==> flow/design.v <==
`timescale 1 ns/100 ps
module shift_reg32(RST, EN, D, Q, CLK );
input D; 
input CLK;
input RST;
input EN;
output [31:0] Q;
reg [31:0] Q_int;
always @(posedge CLK or posedge RST)
begin
   if (RST) 
   begin
   Q_int = {32{1'b0}};
   end
   else 
   begin
        if (EN)
        begin
		Q_int = Q_int << 1;
		Q_int[0] = D;
        end        
   end
end
assign Q = Q_int;
endmodule
; Step by step through the tools: shift_reg32
; Tool output for the design above, in the order of the flow.
; Line numbers count from 1 in the design file above.
; Library cell names are shortened.
; Not given: --
[setup]
top_module = shift_reg32
clock = CLK
lib = sky130hd
corner = tt_025C_1v80

; Word-level counts
; Source: Yosys, flattened and elaborated, memories not mapped. Widths are those after wreduce; folded enables and synchronous resets count as part of the registers. Registers that Yosys merges into a memory's read port (data or address) are not register bits. Print and check cells do not count. Equal cells are merged and count once.
[bits]
ff_bits = 32
ramBits = 0
out_inout_bits = 32
memories = 0
clocked_rd_ports_x_width = 0
rom_bits = 0
in_bits = 4
latch_bits = 0
word_cells = 2
[classes]
reduce_logical = 0
shifts = 0
mul = 0
n_mux = 0
bitwise = 0
n_cmp = 0
div_mod_pow = 0
n_eq = 0
addsub = 0

; Longest topological paths
; Depth = most cells in a row (Yosys ltp): at word level without a register or memory, in the mapped netlist without a sequential cell, where the memories' decode and read muxes count.
[logic_depth]
ltp_word = 0
abc_area = 1
depth_mapped = 5
mapped_depth_nobuf = 3

; Mapped cells and area
; Yosys stat after the flow's synthesis: flattened, memories mapped to cells. It holds for the ABC_AREA given above (unset counts as 0); a run with the other value may have another netlist.
; Totals and module areas in this step are rounded.
[mapped]
buffers = 7
sequential_area_mm2 = 0.000801
ff_cells = 32
cells = 137
synth_area_mm2 = 0.0013
[by_type]
columns = cell_type, n, type_area_um2
row1 = dfrtp_1, 32, 800.768
row2 = nand2_1, 84, 315.302
row3 = nand2_2, 12, 75.072
row4 = clkbuf_8, 3, 41.29
row5 = buf_6, 3, 33.782
row6 = buf_12, 1, 20.019
row7 = inv_8, 1, 11.261
row8 = inv_1, 1, 3.754

; Path before layout
; Path of least setup slack by OpenSTA after synthesis, without wires, with an ideal clock, recovery checks aside; 20% of the period is set as input and as output delay. Where synthesis merged equal registers, the netlist keeps one of their names.
[synth_timing]
path_kind = input port to flip-flop
start = input EN
end = register Q_int[10]
clock_period_ns = 0.914
input_delay_ns = 0.183
setup_slack_ns = 0.248
setup_ns = 0.116
t_required_ns = 0.798
t_first_pin_ns = 0.183
path_buffers = 2
driving_pins = 5
path_delay_ns = 0.483
t_arrival_ns = 0.550
period_less_setup_slack_ns = 0.666
; "path_delay_ns" = arrival - input delay + setup time.
; "driving_pins": output pins that drive a net of the path, with the launching flip-flop's if there is one; two outputs of one cell count as two.
; "period_less_setup_slack_ns" = period - worst setup slack (recovery checks aside). The figure is calculated, with input and output delays left at 20% of the set period.
[synth_via]
path_cell_list = buf_6 -> inv_8 -> buf_12 -> nand2_2 -> nand2_1
[synth_lines]
columns = item, line
row1 = from (decl), 6  ; input EN;
row2 = to (assign), 13  ; Q_int = {32{1'b0}};
row3 = to (assign), 19  ; Q_int = Q_int << 1;
row4 = to (decl), 8  ; reg [31:0] Q_int;
; No chain of elaborated cells between the ends is given.

; Path in the finished layout
; Path of least setup slack in the final report of stored run 2 (OpenROAD, finished layout, wires in). Where an end is a register, its clock arrival counts in the times.
[layout_timing]
path_kind = flip-flop to output port
start = register Q_int[5]
end = output Q[5]
t_arrival_ns = 1.01
output_delay_ns = 0.28
t_required_ns = 1.10
setup_slack_ns = 0.10
driving_pins = 2
clock_period_ns = 1.38
t_first_pin_ns = 0.29
path_buffers = 1
[layout_via]
path_cell_list = dfrtp_1 -> dlygate4sd2_1
elab_chain_cells = 0
cells_between = 0
lines_between = 0
[layout_lines]
columns = item, line
row1 = from (decl), 8  ; reg [31:0] Q_int;
row2 = from (assign), 13  ; Q_int = {32{1'b0}};
row3 = from (assign), 19  ; Q_int = Q_int << 1;
row4 = to (decl), 7  ; output [31:0] Q;

Flow measurements of shift_reg32 on sky130hd: 2 stored runs with different settings, listed in no order. Input and output delays are each 20% of the period that was set; the output load is 0.01 pF.
By "achievedPeriod_ns" is meant the clock period of the run minus its worst setup slack. This is arithmetic on one report: input and output delays are still those of the set period (20% each).
"worst_path_allowed_less_slack_ns" = time allowed to the worst setup path (clock period - input delay - output delay, where it has them) - its slack; a late launch clock adds to it, a late capture clock takes from it.
"fin_power_uw": no workload was simulated; the value follows from the tool's default switching activity.
Measured values are rounded.

# stored run 1
==> flow/run.sh <==
#!/bin/bash
# the make line also repeats the synthesis and layout settings of config.mk as NAME=value (left out here)
make -C /OpenROAD-flow-scripts/flow DESIGN_CONFIG=/design/flow/config.mk WORK_HOME=/design/flow/orfs CLKGATE_MAP_FILE= finish
==> flow/config.mk <==
export PLATFORM = sky130hd
export DESIGN_NAME = shift_reg32
export DESIGN_NICKNAME = shift_reg32
export VERILOG_FILES = /design/flow/design.v
export SDC_FILE = /design/flow/constraint.sdc
export NUM_CORES = 4
export LEC_CHECK = 0
export CAP_MARGIN = 20
export CORE_MARGIN = 2
export CORE_UTILIZATION = 69
export GPL_ROUTABILITY_DRIVEN = 0
export MAX_ROUTING_LAYER = met5
export PLACE_DENSITY_LB_ADDON = 0.06
export SLEW_MARGIN = 20
export TNS_END_PERCENT = 80
==> flow/constraint.sdc <==
create_clock -name core_clock -period 1.13 [get_ports {CLK}]
set_input_delay 0.2260 -clock core_clock [delete_from_list [all_inputs] [get_ports {CLK}]]
set_output_delay 0.2260 -clock core_clock [all_outputs]
set_load 0.01 [all_outputs]

==> stored run 1: results <==
outcome="not finished: placement ended with error DPL-0038"

# stored run 2
==> flow/run.sh <==
#!/bin/bash
# the make line also repeats the synthesis and layout settings of config.mk as NAME=value (left out here)
make -C /OpenROAD-flow-scripts/flow DESIGN_CONFIG=/design/flow/config.mk WORK_HOME=/design/flow/orfs CLKGATE_MAP_FILE= finish
==> flow/config.mk <==
export PLATFORM = sky130hd
export DESIGN_NAME = shift_reg32
export DESIGN_NICKNAME = shift_reg32
export VERILOG_FILES = /design/flow/design.v
export SDC_FILE = /design/flow/constraint.sdc
export NUM_CORES = 4
export LEC_CHECK = 0
export ABC_AREA = 1
export CAP_MARGIN = 0
export CELL_PAD_IN_SITES_DETAIL_PLACEMENT = 2
export CORE_MARGIN = 2
export CORE_UTILIZATION = 22
export MIN_ROUTING_LAYER = met2
export PLACE_DENSITY_LB_ADDON = 0.02
export SLEW_MARGIN = 20
==> flow/constraint.sdc <==
create_clock -name core_clock -period 1.38 [get_ports {CLK}]
set_input_delay 0.2760 -clock core_clock [delete_from_list [all_inputs] [get_ports {CLK}]]
set_output_delay 0.2760 -clock core_clock [all_outputs]
set_load 0.01 [all_outputs]

==> stored run 2: results <==
worst_path_allowed_less_slack_ns=1.01
timing.worst_path_kind="flip-flop to output port"
final_util_pct=30.5
achievedPeriod_ns=1.281
fin_power_uw=2420
setupTns_ns=0.000
synth_area_mm2=0.0013
timing.setup.ws_ns=0.099
final_stdcell_area_mm2=0.00177
die_area_mm2=0.00655
